==> flow/design.v <==
`default_nettype none
module data_buffer #(
		parameter WORD_SIZE = 8,
		parameter DEPTH     = 4
	) (
		input logic                  clk,
		input logic                  rstn,
		input logic                  write,
		input logic                  read,
		input logic [WORD_SIZE-1:0]  data_in,
		output logic [WORD_SIZE-1:0] data_out,
		output logic                 buffer_full,
		output logic                 overflow
	);
	logic [DEPTH-1:0][WORD_SIZE-1:0] buffer;
	logic                            buffer_empty;
	logic [$clog2(DEPTH)-1:0]        max_index;
	logic [$clog2(DEPTH)-1:0]        write_pointer;
	assign max_index    = DEPTH-1;
	assign buffer_full  = ~&(max_index ^ write_pointer);  
	assign buffer_empty = ~&write_pointer;  
	assign data_out     = buffer[0];
	always_ff @(posedge clk, negedge rstn) begin
		if (!rstn) begin
			for (int i=0; i<DEPTH; i=i+1) begin
				buffer[i] <= 'b0;
			end
			write_pointer <= 'b0;
			overflow <= 'b0;
		end	
		else begin
			if (read) begin
				for (int i=DEPTH-1; i>0; i=i-1) begin
					buffer[i-1] <= buffer[i];
				end 
				write_pointer <= (buffer_empty)?write_pointer:write_pointer-1;
			end
			else begin
			end
			if (write) begin
				buffer[write_pointer] <= data_in;
				write_pointer <= (buffer_full)?write_pointer:write_pointer+1;
				overflow <= (buffer_full)?1'b1:1'b0;
			end
			else begin
			end
		end
	end 
endmodule
Tool chain data of data_buffer. The steps from the RTL of data_buffer to its reports follow in flow order. Line numbers count from 1 in the design file above. Cell names lack the library's common part. Not given: n/a

Design top: data_buffer. Clock input: clk. Cell library: sky130hd. Corner: tt_025C_1v80.

After elaboration. Counts by Yosys on the flattened word-level netlist (proc, flatten, opt, wreduce; memories kept). Register bits leave out memories and registers merged into their read ports (data or address). Print and check cells are left out. Cells with the same type and inputs are merged into one.

The figure for eq/ne operators is 2. For reduce/logical cells the number is 5. Under bitwise operators stands 4. Under multiplexer cells stands 9. The figure for shift operators is 2. For add/subtract/negate cells the number is 3.

Operator list (count): 5-bit negator with 33-bit output (1); 8-bit by 33-bit variable shift with 32-bit output (1); 8-bit by 33-bit variable shift with 32-bit output (first input constant) (1); 32-bit bitwise AND (1); 32-bit OR (1); 32-bit NOT (1); 24-bit 2-to-1 mux (1); 8-bit 2-to-1 mux (3); 2-bit 2-to-1 mux (4); 2-bit AND reduction (2); 3-bit by 2-bit inequality test with 1-bit output (second input constant) (1); 3-bit AND reduction (1); 2-bit by 1-bit adder with 2-bit output (second input constant) (1); 2-bit by 1-bit subtractor with 2-bit output (second input constant) (1); 2-bit by 1-bit inequality test with 1-bit output (second input constant) (1); 2-bit NOT (1); 2-bit nonzero test (1); 1-bit zero test (1); 1-bit 2-to-1 mux (1).

Under input port bits stands 12. For bits in registers the number is 35. For cells after elaboration the number is 29. Under output and inout port bits stands 10.

Longest topological paths. Yosys ltp: most cells in a row. Word level: on the elaborated netlist, between registers, memories and ports. Mapped: between sequential cells and ports; inverters and the memories' decode and read muxes count.

The figure for word-level depth is 6. For ABC_AREA the number is 1. For depth in mapped cells the number is 7. For gate-level depth less buffers the number is 7.

Netlist. Yosys stat after the flow's synthesis: flattened, memories mapped to cells. It holds for the ABC_AREA given above (unset counts as 0); a run with the other value may have another netlist. The area totals of this step are shown rounded.

Cell types: dfrtp_1 (count 35, area in all 875.84 sq um); o21ai_0 (count 29, area in all 145.139 sq um); o22ai_1 (count 23, area in all 143.888 sq um); nand2_1 (count 35, area in all 131.376 sq um); nor2_1 (count 23, area in all 86.333 sq um); ha_1 (count 5, area in all 62.56 sq um); buf_4 (count 8, area in all 60.058 sq um); nand3_1 (count 12, area in all 60.058 sq um); inv_1 (count 11, area in all 41.29 sq um); o211ai_1 (count 3, area in all 22.522 sq um); buf_2 (count 3, area in all 15.014 sq um); clkbuf_1 (count 4, area in all 15.014 sq um); buf_6 (count 1, area in all 11.261 sq um); nand2_4 (count 1, area in all 11.261 sq um); nor2_4 (count 1, area in all 11.261 sq um); xnor2_1 (count 1, area in all 8.758 sq um); xor2_1 (count 1, area in all 8.758 sq um); nand2_2 (count 1, area in all 6.256 sq um).

Not listed: further types 3, cells in them 3.

The figure for buffer cells is 16. Under chip area (Yosys) stands 1700 sq um. Flip-flop cells: 35. The entry for cells in the netlist reads 200. The entry for sequential area reads 880 sq um.

Worst setup path after synthesis. Path of least setup slack by OpenSTA after synthesis, without wires, with an ideal clock, recovery checks aside; 20% of the period is set as input and as output delay. Where synthesis merged equal registers, the netlist keeps one of their names.

Path kind: register to output. Start: register write_pointer[0]. End: output port buffer_full. For period the number is 1.78 ns. For time at the first pin the number is 0.000 ns. The entry for arrival time reads 1.208 ns. Under stages on the path stands 5. Under required time stands 1.424 ns. Path delay: 1.208 ns. Path buffers: 1. Slack: 0.216 ns. For external output delay the number is 0.356 ns. The entry for synthesis period reached reads 1.564 ns.

"path delay" = arrival - input delay + setup time. A path that ends at an output port has no setup time. "stages on the path" counts driving pins, that of a launching flip-flop among them; a cell with two outputs on the path counts twice. "synthesis period reached" = period - worst setup slack (recovery checks aside). The figure is calculated, with input and output delays left at 20% of the set period. The rows between start and end are the longest chain of elaborated cells between them; the timing report does not say that the signal goes this way. Where chains are equally long, one stands for them. Each line given opens the expression or statement behind the cell; cells for indexed reads and writes are added by Yosys, which also makes memories of some case tables. At most two assigning lines are given for a register; there are more.

Cells stage by stage: dfrtp_1 > inv_1 > ha_1 > clkbuf_1 > inv_1. The entry for cells in the longest elaborated chain reads 3. Under elaborated cells on any way between the ends stands 3. Under RTL lines with such cells stands 1. Those cells by class: 1 x logic; 2 x reduce/logical.

RTL lines, path after synthesis: from (decl) (RTL line 18) `logic [$clog2(DEPTH)-1:0] write_pointer;`; from (assign) (RTL line 36) `write_pointer <= (buffer_empty)?write_pointer:write_pointer-1;`; from (assign) (RTL line 42) `write_pointer <= (buffer_full)?write_pointer:write_pointer+1;`; 2-bit NOT; 2-bit AND reduction (RTL line 20) `assign buffer_full = ~&(max_index ^ write_pointer);`; 1-bit zero test (RTL line 20); to (decl) (RTL line 12) `output logic buffer_full,`.

Timing after layout. From the final timing report of record 1: the path of least setup slack in the routed layout; clock arrival at registers is part of the times.

Path kind: register to register. Start: register write_pointer[0]. End: register buffer. Under required time stands 1.26 ns. Path buffers: 2. For period the number is 1.09 ns. For time at the first pin the number is 0.29 ns. Under stages on the path stands 8. The entry for arrival time reads 1.48 ns. For library setup time the number is 0.12 ns. Slack: -0.22 ns.

An end named without its bit number is one bit of that signal or, where synthesis recoded a state register, one of its new flip-flops. The rows between start and end are the longest chain of elaborated cells between them; the timing report does not say that the signal goes this way. Where chains are equally long, one stands for them. At most two assigning lines are given for a register; there are more.

Cells stage by stage: dfrtp_2 > inv_4 > buf_6 > ha_4 > nand2_4 > buf_6 > o21ai_0 > o22ai_1. The entry for cells in the longest elaborated chain reads 6. Under elaborated cells on any way between the ends stands 7. Under RTL lines with such cells stands 2. Those cells by class: 1 x add/sub; 2 x shift; 1 x mux; 3 x logic.

RTL lines, path after layout: from (decl) (RTL line 18) `logic [$clog2(DEPTH)-1:0] write_pointer;`; from (assign) (RTL line 36) `write_pointer <= (buffer_empty)?write_pointer:write_pointer-1;`; from (assign) (RTL line 42) `write_pointer <= (buffer_full)?write_pointer:write_pointer+1;`; 5-bit negator with 33-bit output (RTL line 41) `buffer[write_pointer] <= data_in;`; 8-bit by 33-bit variable shift with 32-bit output (RTL line 41); 32-bit NOT (RTL line 41); 32-bit bitwise AND (RTL line 41); 32-bit OR (RTL line 41); 24-bit 2-to-1 mux (RTL line 40) `if (write) begin`; to (assign) (RTL line 26) `buffer[i] <= 'b0;`; to (assign) (RTL line 41); to (decl) (RTL line 15) `logic [DEPTH-1:0][WORD_SIZE-1:0] buffer;`.

Add stored flow runs of data_buffer

Record of 2 stored runs of the RTL-to-layout flow on data_buffer, platform sky130hd. The runs are unordered. Constraints: input delay and output delay 20% of the set period each, output load 0.01 pF. "achieved period": clock period set for the run, less the worst setup slack. It is reckoned from that one timing run; input and output delays stay at 20% of the period that was set. "time of the worst setup path" is the time allowed to the run's worst setup path (the clock period less input and output delay, where it has them) less its slack. Clock arrival times count: a late capture clock shortens it, a late launch clock lengthens it. By "power" is meant OpenSTA's value without simulated activity: inputs other than the clock are taken to toggle once in ten clock periods, and the tool carries that through the logic. The measured numbers are rounded.

Record 1 has these settings: period_ns 1.09; CORE_UTILIZATION 36; SETUP_SLACK_MARGIN 0.2; CORE_MARGIN 10; CELL_PAD_IN_SITES_GLOBAL_PLACEMENT 2; TNS_END_PERCENT 15; ABC_AREA 1; CTS_CLUSTER_SIZE 64; CTS_CLUSTER_DIAMETER 229; CAP_MARGIN 5; SLEW_MARGIN 10; MAX_ROUTING_LAYER met4. The worst setup slack after layout stands at -0.22 ns. The achieved period reads 1.311 ns. The time of the worst setup path comes to 1.31 ns. Kind of the worst setup path: register to register. The area of the die reads 8,000 sq um. The total negative setup slack comes to -6.1 ns. The area of the synthesized netlist stands at 1,700 sq um. The power is 7.1 mW. The measured standard-cell area after layout is 2,500 sq um. The utilization after routing stands at 0.53.

Record 2 has these settings: period_ns 1.16; CORE_UTILIZATION 56; PLACE_DENSITY_LB_ADDON 0.02; CORE_MARGIN 3; CTS_CLUSTER_DIAMETER 91; MIN_ROUTING_LAYER met1; CAP_MARGIN 20; SLEW_MARGIN 20. The worst setup slack after layout stands at -0.30 ns. The achieved period reads 1.461 ns. The time of the worst setup path comes to 1.46 ns. Kind of the worst setup path: register to register. The area of the die reads 3,900 sq um. The total negative setup slack comes to -7.8 ns. The area of the synthesized netlist stands at 1,800 sq um. The power is 7.1 mW. The measured standard-cell area after layout is 2,600 sq um. The utilization after routing stands at 0.91.
